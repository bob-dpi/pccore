==> flow/design.v <==
module busif(clk, ibihfdata, ibihfrxf_, obihfrd_, ibihfpkt, obifhdata, ibifhtxe_,
    obifhwr, obifhpkt, ibifhen_, addr, datout, WE_O, TGA_O, STALL_I, u100clk,
    ACK_I, datin);
    input  clk;               
    input  [7:0] ibihfdata;   
    input  ibihfrxf_;         
    output obihfrd_;          
    input  ibihfpkt;          
    output [7:0] obifhdata;   
    input  ibifhtxe_;         
    output obifhwr;           
    output obifhpkt;          
    input  ibifhen_;          
    output [11:0] addr;       
    output [7:0] datout;      
    output WE_O;              
    output TGA_O;             
    input  STALL_I;           
    input  u100clk;           
    input  ACK_I;             
    input  [7:0] datin;       
    reg  [3:0] state;         
    reg  [7:0] cmd;           
    reg  [11:0] paddr;        
    reg  [7:0] count;         
    reg  sendingpkt;          
    reg  [7:0] data;          
    reg  [3:0] polladdr;      
    initial
    begin
        state = 0;
        cmd = 0;
        paddr = 0;
        count = 0;
        sendingpkt = 0;
        data = 0;
        polladdr = 0;
    end
    always @(posedge clk)
    begin
        if ((u100clk == 1) && (polladdr == 4'hf))
            polladdr <= 4'h0;
        if (state == 0)     
        begin
            if (ibihfpkt && (ibihfrxf_ == 0))
            begin
                cmd <= ibihfdata;
                state <= 1;
                if (((ibihfdata & 8'hfd) != 8'hf8) && ((ibihfdata & 8'hfd) != 8'hf4))
                begin
                    state <= 15;
                end
            end
            else
            begin
                if ((polladdr != 4'hf) && (sendingpkt == 0) && (ibifhen_ == 0))
                begin
                    if (datin != 0)
                    begin
                        cmd <= 8'h46;
                        count <= datin[7:0];
                        state <= 4;
                        sendingpkt <= 1;
                    end
                    else   
                    begin
                        paddr[11:8] <= polladdr;
                        polladdr <= polladdr + 4'h1;
                    end
                    paddr[7:0] <= 0;
                end
            end
        end
        else if (state == 1)    
        begin
            if (ibihfpkt && (ibihfrxf_ == 0))
            begin
                paddr[11:8] <= ibihfdata[3:0];
                state <= 2;
                if (ibihfdata[7:4] != 4'he)   
                begin
                    state <= 15;
                end
            end
            else if (ibihfpkt == 0)    
            begin
                state <= 0;
            end
        end
        else if (state == 2)    
        begin
            if (ibihfpkt && (ibihfrxf_ == 0))
            begin
                paddr[7:0] <= ibihfdata;
                state <= 3;
            end
            else if (ibihfpkt == 0)    
            begin
                state <= 0;
            end
        end
        else if (state == 3)    
        begin
            if (ibihfpkt && (ibihfrxf_ == 0))
            begin
                count <= ibihfdata;
                state <= 4;
            end
            else if (ibihfpkt == 0)    
            begin
                state <= 0;
            end
        end
        else if (state == 4)   
        begin
            if (ibifhtxe_ == 0)
            begin
                sendingpkt <= 1;
                state <= 5;
            end
        end
        else if (state == 5)     
        begin
            if (ibifhtxe_ == 0)
            begin
                state <= 6;
            end
        end
        else if (state == 6)    
        begin
            if (ibifhtxe_ == 0)
            begin
                state <= 7;
            end
        end
        else if (state == 7)    
        begin
            if (ibifhtxe_ == 0)
                state <= 8;
            begin
            end
        end
        else if (state == 8)    
        begin
            if (ibifhtxe_ == 0)
            begin
                if ((cmd & 8'h0C) == 8'h04)
                    state <= 9;     
                else if ((cmd & 8'h0C) == 8'h08)
                    state <= 13;
                else
                    state <= 11;     
            end
        end
        else if (state == 9)    
        begin
            data <= datin;
            if (STALL_I == 1)
                state <= 9;
            else if (count == 0)    
                state <= 11;
            else if (ACK_I == 0)
                state <= 11;
            else
                state <= 10;
        end
        else if (state == 10)    
        begin
            if (ibifhtxe_ == 0)
            begin
                state <= 9;
                count <= count - 8'h01;
                if ((cmd & 8'h02) == 8'h02)
                    paddr <= paddr + 12'h001;
            end
        end
        else if (state == 13)    
        begin
            if (ibihfpkt && (ibihfrxf_ == 0))
            begin
                data[7:0] <= ibihfdata;
                state <= 14;
            end
            else if (ibihfpkt == 0)    
            begin
                state <= 12;
            end
        end
        else if (state == 14)    
        begin
            if (STALL_I == 1)
                state <= 14;
            else if (ACK_I == 0)
                state <= 15;
            else
            begin
                count <= count - 8'h01;
                if (count == 1)    
                    state <= 11;
                else
                begin
                    state <= 13;
                    if ((cmd & 8'h02) == 8'h02)
                        paddr <= paddr + 12'h001;
                end
            end
        end
        else if (state == 15)
        begin               
            if (ibihfpkt && (ibihfrxf_ == 0))
            begin
                data[7:0] <= ibihfdata;    
            end
            else if (ibihfpkt == 0)    
            begin
                state <= 11;
            end
        end
        else if (state == 11)    
        begin
            if (ibifhtxe_ == 0)
            begin
                state <= 12;
            end
        end
        else if (state == 12)     
        begin
            if (ibifhtxe_ == 0)
            begin
                sendingpkt <= 0;
                state <= 0;
            end
        end
    end
    assign obihfrd_ = ~(ibihfpkt && (ibihfrxf_ == 0) &&
                 ((state == 0) || (state == 1) || (state == 2) ||
                  (state == 3) || (state == 13) ||
                  (state == 15)));
    assign obifhpkt = sendingpkt || ((state == 4) && (ibifhtxe_ == 0));
    assign obifhdata = (state == 5) ? cmd :
                       (state == 6) ? {4'he,paddr[11:8]} :
                       (state == 7) ? paddr[7:0] :
                       (state == 8) ? count :
                       (state == 10) ? data[7:0] :
                       (state == 11) ? count : 8'h00;
    assign obifhwr = ((ibifhtxe_ == 0) && ((state == 5) || (state == 6) ||
                                       (state == 7) || (state == 8) ||
                                       (state == 10) ||
                                       (state == 11)));
    assign addr = paddr;       
    assign datout = (state == 14) ? data : 8'h00;      
    assign WE_O = ~(state == 9);
    assign TGA_O = (((state == 9) || (state == 14)) && (count != 0));
endmodule
Step by step through the tools: busif
The steps from the RTL of busif to its reports follow in flow order.
Lines are those of the file above, counted from 1.
Library cell names are shortened.
A cell with - has no value.

inputs
  top module = busif
  clock port = clk
  standard-cell library = sky130hd
  library corner = tt_025C_1v80

Elaborated design
Yosys after proc, flatten, opt, wreduce and memory -nomap, before mapping. Memory bits, and registers merged into a memory's read port (data or address), are not among the register bits. Print and check cells are not counted. Equal cells are merged and count once.

word-level totals
  elaborated cells = 310
  bits in registers = 45
  output and inout port bits = 33

operators by class
  mux-type cells = 149
  reduce/logical cells = 43
  equality and inequality tests = 92
  bitwise logic cells = 15
  add/subtract/negate cells = 3

operators by type and width
  kind                                                               number
  8-bit 2-to-1 mux                                                   56
  4-bit 2-to-1 mux                                                   64
  3-bit != test (second input constant)                              36
  4-bit == test (second input constant)                              9
  17-bit AND reduction                                               2
  15-bit by 7-bit != test with 1-bit output (second input constant)  2
  6-bit != test (second input constant)                              5
  4-bit nonzero test                                                 6
  1-bit 2-to-1 mux                                                   23
  4-bit by 1-bit != test with 1-bit output (second input constant)   5
  4-bit != test (second input constant)                              5
  19-bit AND reduction                                               1
  18-bit AND reduction                                               1
  16-bit nonzero test                                                1
  4-bit by 3-bit == test with 1-bit output (second input constant)   4
  8-bit nonzero test                                                 2
  1-bit NOT                                                          15
  3-bit 2-to-1 mux                                                   5
  14-bit by 7-bit != test with 1-bit output (second input constant)  1
  14-bit AND reduction                                               1
  2-bit != test (second input constant)                              7
  7-bit != test (second input constant)                              2
  13-bit by 2-bit != test with 1-bit output (second input constant)  1
  1-bit logical OR                                                   12
  12-bit by 1-bit adder with 12-bit output (second input constant)   1
  12-bit AND reduction                                               1
  4-bit by 3-bit != test with 1-bit output (second input constant)   3
  10-bit by 2-bit != test with 1-bit output (second input constant)  1

Not listed: further kinds 18, cells in them 30.

Logic depth
Yosys ltp: most cells in a row. Word level: on the elaborated netlist, between registers, memories and ports. Mapped: between sequential cells and ports; inverters and the memories' decode and read muxes count.

depth
  depth in word-level cells = 18
  ABC_AREA = 0
  gate-level depth with buffers = 6
  depth with buffers taken out = 6

Mapped cells and area
Yosys stat after the flow's synthesis: flattened, memories mapped to cells. It holds for the ABC_AREA given above (unset counts as 0); a run with the other value may have another netlist.
Totals and module areas in this step are rounded.

synthesis totals
  flip-flops = 45
  mapped area = 3630 µm²
  cell count = 410

cell types
  cell type  number
  edfxtp_1   41
  a21oi_1    34
  mux2i_1    14
  o21ai_0    28
  nand2_1    34
  nor2_1     34
  and2_1     18
  xnor2_1    12
  mux2_2     8
  dfxtp_1    4
  a211oi_1   10
  ha_1       6
  nand2b_1   11
  clkbuf_1   15
  a31oi_1    8
  buf_2      10
  nand3_1    9
  nor2b_1    7

Other cell types: 46; their cells: 107.

Worst setup path after synthesis
OpenSTA on the mapped netlist: ideal clock, no wires. The path of least setup slack (recovery checks aside). Input and output delay are each 20% of the period. Register names are those of the netlist, which keeps one name where synthesis merged equal registers.

path after synthesis
  path type = input to register
  start point = in ibihfpkt
  end point = reg data[0]
  delay of the path = 1.786 ns
  time at the first pin = 0.448 ns
  path buffers = 2
  clock period = 2.24 ns
  arrival time = 1.851 ns
  slack = 0.006 ns
  stages = 5
  period reached after synthesis = 2.234 ns

"delay of the path" = arrival - input delay + setup time.
"stages": output pins that drive a net of the path, with the launching flip-flop's if there is one; two outputs of one cell count as two.
"period reached after synthesis" is the clock period less the worst setup slack; recovery checks do not enter. This is arithmetic on one report: input and output delays are still those of the set period (20% each).
The rows between start and end are the longest chain of elaborated cells between them; the timing report does not say that the signal goes this way. Where chains are equally long, one stands for them.
A line is the first line of the expression or statement that the cell stems from. Yosys adds cells for indexed reads and writes and turns some case tables into memories.
A register here has more assigning lines than the two given.

on the way, after synthesis
  cells stage by stage = buf_2 -> nor2b_1 -> clkbuf_1 -> a21oi_1 -> nor3_1
  length of the longest elaborated chain = 7

RTL lines, path after synthesis
  element             line  RTL
  start: declaration  8     input  ibihfpkt;
  1-bit logical AND   210   if (ibihfpkt && (ibihfrxf_ == 0))
  8-bit 2-to-1 mux    210
  8-bit 2-to-1 mux    208   else if (state == 15)
  8-bit 2-to-1 mux    189   else if (state == 14)
  8-bit 2-to-1 mux    177   else if (state == 13)
  8-bit 2-to-1 mux    167   else if (state == 10)
  8-bit 2-to-1 mux    155   else if (state == 9)
  end: assignment     157   data <= datin;
  end: assignment     181   data[7:0] <= ibihfdata;
  end: declaration    27    reg  [7:0] data;

Timing after layout
From the final timing report of stored run 1: the path of least setup slack in the routed layout; clock arrival at registers is part of the times.

path post-layout
  path type = register to output
  start point = reg state[3]
  end point = out obifhdata[0]
  clock period = 3.39 ns
  path buffers = 1
  time at the first pin = 0.32 ns
  stages = 6
  arrival time = 2.52 ns
  slack = 0.19 ns

The rows between start and end are the longest chain of elaborated cells between them; the timing report does not say that the signal goes this way. Where chains are equally long, one stands for them.
A register here has more assigning lines than the two given.

on the way, post-layout
  cells stage by stage = edfxtp_1 -> nand2b_1 -> a21oi_1 -> a32oi_1 -> a22oi_1 -> clkdlybuf4s50_1
  length of the longest elaborated chain = 7

RTL lines, path post-layout
  element             line  RTL
  start: declaration  22    reg  [3:0] state;
  start: assignment   48    state <= 1;
  start: assignment   51    state <= 15;
  4-bit == test       245   (state == 11) ? count : 8'h00;
  8-bit 2-to-1 mux    245
  8-bit 2-to-1 mux    244   (state == 10) ? data[7:0] :
  8-bit 2-to-1 mux    243   (state == 8) ? count :
  8-bit 2-to-1 mux    242   (state == 7) ? paddr[7:0] :
  8-bit 2-to-1 mux    241   (state == 6) ? {4'he,paddr[11:8]} :
  8-bit 2-to-1 mux    240   assign obifhdata = (state == 5) ? cmd :
  end: declaration    9     output [7:0] obifhdata;

==> runs of busif <==
Design busif on sky130hd. What follows are 2 stored runs of the flow, each under its own settings; their order means nothing. The constraints put input and output delay at 20% of the set period each and load the outputs with 0.01 pF.
"achieved period" is the run's clock period less its worst setup slack. It is reckoned from that one timing run; input and output delays stay at 20% of the period that was set.
"time of the worst setup path" = time allowed to the worst setup path (clock period - input delay - output delay, where it has them) - its slack; a late launch clock adds to it, a late capture clock takes from it.
"power consumption" rests on the timing tool's default activity at the inputs, not on a simulated workload.
Measured values are rounded.
Among the settings, -- means not set for that run.

setting or result                                        stored run 1        stored run 2
period_ns                                                3.39                3.23
CORE_UTILIZATION                                         33                  40
PLACE_DENSITY_LB_ADDON                                   0.14                --
HOLD_SLACK_MARGIN                                        0.14                --
CORE_MARGIN                                              4                   2
CELL_PAD_IN_SITES_DETAIL_PLACEMENT                       0                   --
CAP_MARGIN                                               15                  20
MIN_ROUTING_LAYER                                        met1                --
MAX_ROUTING_LAYER                                        met4                --
SLEW_MARGIN                                              20                  20
setup slack of the worst path (ns)                       0.192               0.130
power consumption (W)                                    0.00354             0.00364
die outline area (µm²)                                   12800               9860
worst hold slack in the final report (ns)                0.516               0.524
final utilization (%)                                    42.1                51.2
area of the standard cells in the finished layout (µm²)  4550                4480
achieved period (ns)                                     3.198               3.100
area of the synthesized netlist (µm²)                    3630                3630
total negative slack on setup checks (ns)                0.000               0.000
time of the worst setup path (ns)                        2.52                2.45
critical path type                                       register to output  register to output
